==> flow/design.v <==
`default_nettype none
module axi2wb
  (
   input wire i_clk,
   input wire i_rst,
   output reg [11:2] o_wb_adr,
   output reg [31:0] o_wb_dat,
   output reg [3:0] o_wb_sel,
   output reg o_wb_we,
   output reg o_wb_cyc,
   output reg o_wb_stb,
   input wire [31:0] i_wb_rdt,
   input wire i_wb_ack,
   input wire i_wb_err,
   input wire [11:0] i_awaddr,
   input wire i_awvalid,
   output reg o_awready,
   input wire [11:0] i_araddr,
   input wire i_arvalid,
   output reg o_arready,
   input wire [63:0] i_wdata,
   input wire [7:0] i_wstrb,
   input wire i_wvalid,
   output reg o_wready,
   output reg o_bvalid,
   input wire i_bready,
   output reg [63:0] o_rdata,
   output reg o_rvalid,
   input wire i_rready
   );
   reg        hi_32b_w;
   reg 	      arbiter;
   reg 	[31:0]  wb_rdt_low;
   parameter STATESIZE = 4;
   parameter [STATESIZE-1:0]
     IDLE = 4'd0,
     AWACK = 4'd1,
     WBWACK= 4'd2,
     WBRACK1 = 4'd3,
     WBR2 = 4'd4,
     WBRACK2 = 4'd5,
     BAXI = 4'd6,
     RRAXI = 4'd7;
   reg [STATESIZE-1:0] cs;
   reg 		       aw_req;
   reg 		       w_req;
   reg 		       ar_req;
   initial o_rvalid = 1'b0;
   initial o_bvalid = 1'b0;
   initial o_wb_stb = 1'b0;
   initial o_wb_cyc = 1'b0;
   initial o_wb_we = 1'b0;
   initial cs = 4'd0;
   initial aw_req = 1'b0;
   initial w_req = 1'b0;
   initial ar_req = 1'b0;
   always @(posedge i_clk) begin
      if (i_rst) begin
	 o_awready <= 1'b0;
	 o_wready <= 1'b0;
	 o_arready <= 1'b0;
	 o_rvalid <= 1'b0;
	 o_bvalid <= 1'b0;
	 o_wb_adr <= 10'b0;
	 o_wb_cyc <= 1'b0;
	 o_wb_stb <= 1'b0;
	 o_wb_sel <= 4'd0;
	 o_wb_we <= 1'b0;
	 arbiter <= 1'b1;
	 wb_rdt_low <= 32'hDEADBEEF;
	 cs <= IDLE;
	 aw_req <= 1'b0;
	 w_req <= 1'b0;
	 ar_req <= 1'b0;
      end
      else begin
	 o_awready <= 1'b0;
	 o_wready <= 1'b0;
	 o_arready <= 1'b0;
	 if (i_awvalid && o_awready)
	   aw_req <= 1'b1;
	 else if (i_bready && o_bvalid)
	   aw_req <= 1'b0;
	 if (i_wvalid && o_wready)
	   w_req <= 1'b1;
	 else if (i_bready && o_bvalid)
	   w_req <= 1'b0;
	 if (i_arvalid && o_arready)
	   ar_req <= 1'b1;
	 else if (i_rready && o_rvalid)
	   ar_req <= 1'b0;
	 case (cs)
	   IDLE : begin
	      arbiter <= 1'b1;
	      if (i_awvalid && arbiter) begin
		 o_wb_adr[11:3] <= i_awaddr[11:3];
		 o_awready <= 1'b1;
		 arbiter <= 1'b0;
		 if (i_wvalid) begin
		    hi_32b_w = (i_wstrb[3:0] == 4'h0) ? 1'b1 : 1'b0;
		    o_wb_adr[2] <= hi_32b_w;
		    o_wb_cyc <= 1'b1;
		    o_wb_stb <= 1'b1;
		    o_wb_sel <= hi_32b_w ? i_wstrb[7:4] : i_wstrb[3:0];
		    o_wb_dat <= hi_32b_w ? i_wdata[63:32] : i_wdata[31:0];
		    o_wb_we <= 1'b1;
		    o_wready <= 1'b1;
		    cs <= WBWACK;
		 end
		 else begin
		    cs <= AWACK;
		 end
	      end
	      else if (i_arvalid) begin
		 o_wb_adr[11:2] <= i_araddr[11:2];
		 o_wb_sel <= 4'hF;
		 o_wb_cyc <= 1'b1;
		 o_wb_stb <= 1'b1;
		 o_arready <= 1'b1;
		 cs <= WBRACK1;
	      end
	   end
	   AWACK : begin
	      if (i_wvalid) begin
		 hi_32b_w = (i_wstrb[3:0] == 4'h0) ? 1'b1 : 1'b0;
		 o_wb_adr[2] <= hi_32b_w;
		 o_wb_cyc <= 1'b1;
		 o_wb_stb <= 1'b1;
		 o_wb_sel <= hi_32b_w ? i_wstrb[7:4] : i_wstrb[3:0];
		 o_wb_dat <= hi_32b_w ? i_wdata[63:32] : i_wdata[31:0];
		 o_wb_we <= 1'b1;
		 o_wready <= 1'b1;
		 cs <= WBWACK;
	      end
	   end
	   WBWACK : begin
	      if ( i_wb_err || i_wb_ack ) begin
		 o_wb_cyc <= 1'b0;
		 o_wb_stb <= 1'b0;
		 o_wb_sel <= 4'h0;
		 o_wb_we <= 1'b0;
		 o_bvalid <= 1'b1;
		 cs <= BAXI;
	      end
	   end
	   WBRACK1 : begin
	      if ( i_wb_err || i_wb_ack) begin
		 o_wb_cyc <= 1'b0;
		 o_wb_stb <= 1'b0;
		 o_wb_sel <= 4'h0;
		 wb_rdt_low <= i_wb_rdt;
		 cs <= WBR2;
	      end
	   end
	   WBR2 : begin
	      o_wb_adr[2] <= 1'b1;
	      o_wb_sel <= 4'hF;
	      o_wb_cyc <= 1'b1;
	      o_wb_stb <= 1'b1;
	      cs <= WBRACK2;
	   end
	   WBRACK2 : begin
	      if ( i_wb_err || i_wb_ack) begin
		 o_wb_cyc <= 1'b0;
		 o_wb_stb <= 1'b0;
		 o_wb_sel <= 4'h0;
		 o_rvalid <= 1'b1;
		 o_rdata <= {i_wb_rdt, wb_rdt_low};
		 cs <= RRAXI;
	      end
	   end
	   BAXI : begin
	      o_bvalid <= 1'b1;
	      if (i_bready) begin
		 o_bvalid <= 1'b0;
		 cs <= IDLE;
	      end
	   end
	   RRAXI : begin
	      o_rvalid <= 1'b1;
	      if (i_rready) begin
		 o_rvalid <= 1'b0;
		 cs <= IDLE;
	      end
	   end
	   default : begin
	      o_awready <= 1'b0;
	      o_wready <= 1'b0;
	      o_arready <= 1'b0;
	      o_rvalid <= 1'b0;
	      o_bvalid <= 1'b0;
	      o_wb_adr <= 10'b0;
	      o_wb_cyc <= 1'b0;
	      o_wb_stb <= 1'b0;
	      o_wb_sel <= 4'd0;
	      o_wb_we <= 1'b0;
	      arbiter <= 1'b1;
	      cs <= IDLE;
	   end
	 endcase
      end
   end
endmodule
== Reports on axi2wb ==
What the tools print for axi2wb, step after step.
Line numbers count from 1 in the design file above.
The mark - stands for no value.

* Design top: axi2wb
* Clock input: i_clk
* Library: sky130hd
* Corner: tt_025C_1v80

== Word level ==
Counts by Yosys on the flattened word-level netlist (proc, flatten, opt, wreduce; memories kept). Register bits leave out memories and registers merged into their read ports (data or address). Print and check cells are left out. Cells with the same type and inputs are merged into one.

* Equal/unequal tests: 16
* Multiplexer cells: 51
* Bitwise gates (word level): 8
* Reduce/logical cells: 24

{| class="wikitable"
|+ Operators with widths
! cell !! count
|-
| 32-bit two-way mux || 3
|-
| 32-bit case mux with 2-bit select || 1
|-
| 4-bit two-way mux || 13
|-
| 4-bit case mux with 8-bit select || 1
|-
| 4-bit case mux with 5-bit select || 1
|-
| 1-bit two-way mux || 20
|-
| 9-bit case mux with 2-bit select || 1
|-
| 9-bit two-way mux || 2
|-
| 4-bit by 3-bit equality test with 1-bit output with constant B || 4
|-
| 2-bit inequality test with constant B || 7
|-
| 3-bit AND reduction || 4
|-
| 6-bit OR reduction || 2
|-
| 2-bit AND reduction || 5
|-
| 5-bit OR reduction || 2
|-
| 1-bit case mux with 5-bit select || 2
|-
| 1-bit inverter || 8
|-
| 4-bit by 2-bit equality test with 1-bit output with constant B || 2
|-
| 4-bit logical NOT || 2
|-
| 1-bit case mux with 4-bit select || 2
|-
| 7-bit AND reduction || 1
|-
| 7-bit OR reduction || 1
|-
| 3-bit OR reduction || 2
|-
| 1-bit case mux with 3-bit select || 2
|-
| 2-bit OR reduction || 2
|-
| 4-bit by 1-bit equality test with 1-bit output with constant B || 1
|-
| 1-bit case mux with 2-bit select || 2
|-
| 3-bit inequality test with constant B || 1
|-
| 2-bit by 1-bit inequality test with 1-bit output with constant B || 1
|}

Other operator kinds: 4; their cells: 4.

* Bits in registers: 155
* Cells after elaboration: 115

== Longest topological paths ==
Yosys ltp: most cells in a row. Word level: on the elaborated netlist, between registers, memories and ports. Mapped: between sequential cells and ports; inverters and the memories' decode and read muxes count.

* Depth in word-level cells: 6
* ABC_AREA: 0
* Mapped depth: 6
* Gate-level depth less buffers: 4

== Mapped cells and area ==
Source: synth_stat.txt of the flow (Yosys; design flattened, memories mapped). It holds for the ABC_AREA given above (unset counts as 0); a run with the other value may have another netlist.
The area totals of this step are shown rounded.

{| class="wikitable"
|+ Cells by type
! cell !! count
|-
| sky130_fd_sc_hd__edfxtp_1 || 96
|-
| sky130_fd_sc_hd__dfxtp_1 || 58
|-
| sky130_fd_sc_hd__mux2_2 || 29
|-
| sky130_fd_sc_hd__nand2_1 || 69
|-
| sky130_fd_sc_hd__nand3_1 || 26
|-
| sky130_fd_sc_hd__o21ai_0 || 23
|-
| sky130_fd_sc_hd__a221oi_1 || 11
|-
| sky130_fd_sc_hd__a21oi_1 || 15
|-
| sky130_fd_sc_hd__nor2_1 || 16
|-
| sky130_fd_sc_hd__buf_2 || 9
|-
| sky130_fd_sc_hd__a32o_1 || 4
|-
| sky130_fd_sc_hd__nor3b_1 || 5
|-
| sky130_fd_sc_hd__nor4b_1 || 4
|-
| sky130_fd_sc_hd__clkbuf_1 || 9
|-
| sky130_fd_sc_hd__mux2_1 || 3
|-
| sky130_fd_sc_hd__nor3_1 || 5
|-
| sky130_fd_sc_hd__buf_4 || 3
|-
| sky130_fd_sc_hd__inv_1 || 6
|}

Not listed: further types 29, cells in them 36.

* Cell count: 427
* Mapped area: 5719 sq um
* Sequential area: 4044 sq um
* Flip-flop cells: 154

== Path before layout ==
OpenSTA on the mapped netlist: ideal clock, no wires. The path of least setup slack (recovery checks aside). Input and output delay are each 20% of the period. Register names are those of the netlist, which keeps one name where synthesis merged equal registers.

* Path type: in2reg
* Start: input port i_rst
* End: register o_rdata[0]
* Period: 6.63 ns
* External input delay: 1.326 ns
* Launch time at the first pin: 1.326 ns
* Arrival: 5.881 ns
* Required time: 6.065 ns
* Slack: 0.183 ns
* Delay of the path: 5.120 ns
* Stages: 2
* Path buffers: 1
* Period reached after synthesis: 6.447 ns

"delay of the path" = arrival - input delay + setup time.
"stages" counts driving pins, that of a launching flip-flop among them; a cell with two outputs on the path counts twice.
"period reached after synthesis" = period - worst setup slack (recovery checks aside). The figure is calculated, with input and output delays left at 20% of the set period.
Between the ends stands the longest chain of elaborated cells between them, by number of cells; it is not shown to be the way that was timed. Of several equally long chains one is given.
Each line given opens the expression or statement behind the cell; cells for indexed reads and writes are added by Yosys, which also makes memories of some case tables.

* Cells stage by stage: sky130_fd_sc_hd__buf_2 > sky130_fd_sc_hd__nor3_1
* Cells in the longest elaborated chain: 2
* Elaborated cells on any way between the ends: 2
* Classes of those cells: logic: 1; reduce/logical: 1

{| class="wikitable"
|+ RTL lines, path after synthesis
! what !! line !! source
|-
| start: declaration || 5 || <nowiki>input wire i_rst,</nowiki>
|-
| 1-bit inverter || - ||
|-
| 3-bit AND reduction || - ||
|-
| end: assignment || 168 || <nowiki>o_rdata <= {i_wb_rdt, wb_rdt_low};</nowiki>
|-
| end: declaration || 27 || <nowiki>output reg [63:0] o_rdata,</nowiki>
|}

== Worst path after layout ==
Path of least setup slack in the final report of flow run 2 (OpenROAD, finished layout, wires in). Where an end is a register, its clock arrival counts in the times.

* Path type: in2reg
* Start: input port i_wstrb[0]
* End: register o_wb_dat[31]
* Period: 8.94 ns
* External input delay: 1.79 ns
* Launch time at the first pin: 1.79 ns
* Arrival: 4.02 ns
* Required time: 9.10 ns
* Slack: 5.08 ns
* Stages: 4
* Path buffers: 2

Between the ends stands the longest chain of elaborated cells between them, by number of cells; it is not shown to be the way that was timed. Of several equally long chains one is given.

* Cells stage by stage: sky130_fd_sc_hd__clkdlybuf4s50_1 > sky130_fd_sc_hd__nor4_4 > sky130_fd_sc_hd__buf_4 > sky130_fd_sc_hd__mux2_2
* Cells in the longest elaborated chain: 6
* Elaborated cells on any way between the ends: 6
* Classes of those cells: mux: 5; reduce/logical: 1

{| class="wikitable"
|+ RTL lines, path post-layout
! what !! line !! source
|-
| start: declaration || 22 || <nowiki>input wire [7:0] i_wstrb,</nowiki>
|-
| 4-bit logical NOT || 100 || <nowiki>hi_32b_w = (i_wstrb[3:0] == 4'h0) ? 1'b1 : 1'b0;</nowiki>
|-
| 1-bit two-way mux || 100 ||
|-
| 32-bit two-way mux || 105 || <nowiki>o_wb_dat <= hi_32b_w ? i_wdata[63:32] : i_wdata[31:0];</nowiki>
|-
| 32-bit two-way mux || 99 || <nowiki>if (i_wvalid) begin</nowiki>
|-
| 32-bit two-way mux || 95 || <nowiki>if (i_awvalid && arbiter) begin</nowiki>
|-
| 32-bit case mux with 2-bit select || 92 || <nowiki>case (cs)</nowiki>
|-
| end: assignment || 105 ||
|-
| end: assignment || 130 || <nowiki>o_wb_dat <= hi_32b_w ? i_wdata[63:32] : i_wdata[31:0];</nowiki>
|-
| end: declaration || 7 || <nowiki>output reg [31:0] o_wb_dat,</nowiki>
|}

Ticket comment

Record of 2 stored runs of the RTL-to-layout flow on axi2wb, platform sky130hd. The runs are unordered. Constraints: input delay and output delay 20% of the set period each, output load 0.01 pF.
By "period reached" is meant the clock period of the run minus its worst setup slack. This is arithmetic on one report: input and output delays are still those of the set period (20% each).
"critical path time" means the part of the period allowed to the worst setup path (the constraints hold back 20% at inputs and 20% at outputs) less its slack; where the path has registers, the arrival times of their clocks count too.
"power consumption" is the tool's figure for a default switching activity; nothing was simulated.
Measured values are rounded.

=== Flow run 1 ===
{| class="wikitable"
! Setting !! Value
|-
| period_ns || 11.8
|-
| CORE_UTILIZATION || 50
|-
| SETUP_SLACK_MARGIN || -0.89
|-
| CORE_ASPECT_RATIO || 1.68
|-
| CELL_PAD_IN_SITES_GLOBAL_PLACEMENT || 0
|-
| CELL_PAD_IN_SITES_DETAIL_PLACEMENT || 2
|-
| ABC_AREA || 1
|-
| GPL_TIMING_DRIVEN || 1
|-
| CTS_CLUSTER_SIZE || 28
|-
| CAP_MARGIN || 40
|-
| MAX_ROUTING_LAYER || met5
|-
| CORE_MARGIN || 2
|-
| SLEW_MARGIN || 20
|}
Not finished: placement ended with error DPL-0033.

=== Flow run 2 ===
{| class="wikitable"
! Setting !! Value
|-
| period_ns || 8.94
|-
| CAP_MARGIN || 20
|-
| CORE_MARGIN || 2
|-
| CORE_UTILIZATION || 40
|-
| SLEW_MARGIN || 20
|-
! Result !! Value
|-
| Yosys chip area after synthesis || 5719 sq um
|-
| Die outline area || 15270 sq um
|-
| Standard-cell area of the final layout || 8986 sq um
|-
| Post-route utilization || 64.5%
|-
| Worst slack on setup checks || 5.085 ns
|-
| Summed negative setup slack || 0.000 ns
|-
| Post-route worst hold slack || 0.423 ns
|-
| Power consumption || 1864 µW
|-
| Period reached || 3.855 ns
|-
| Critical path time || 2.07 ns
|-
| Critical path kind || in2reg
|}
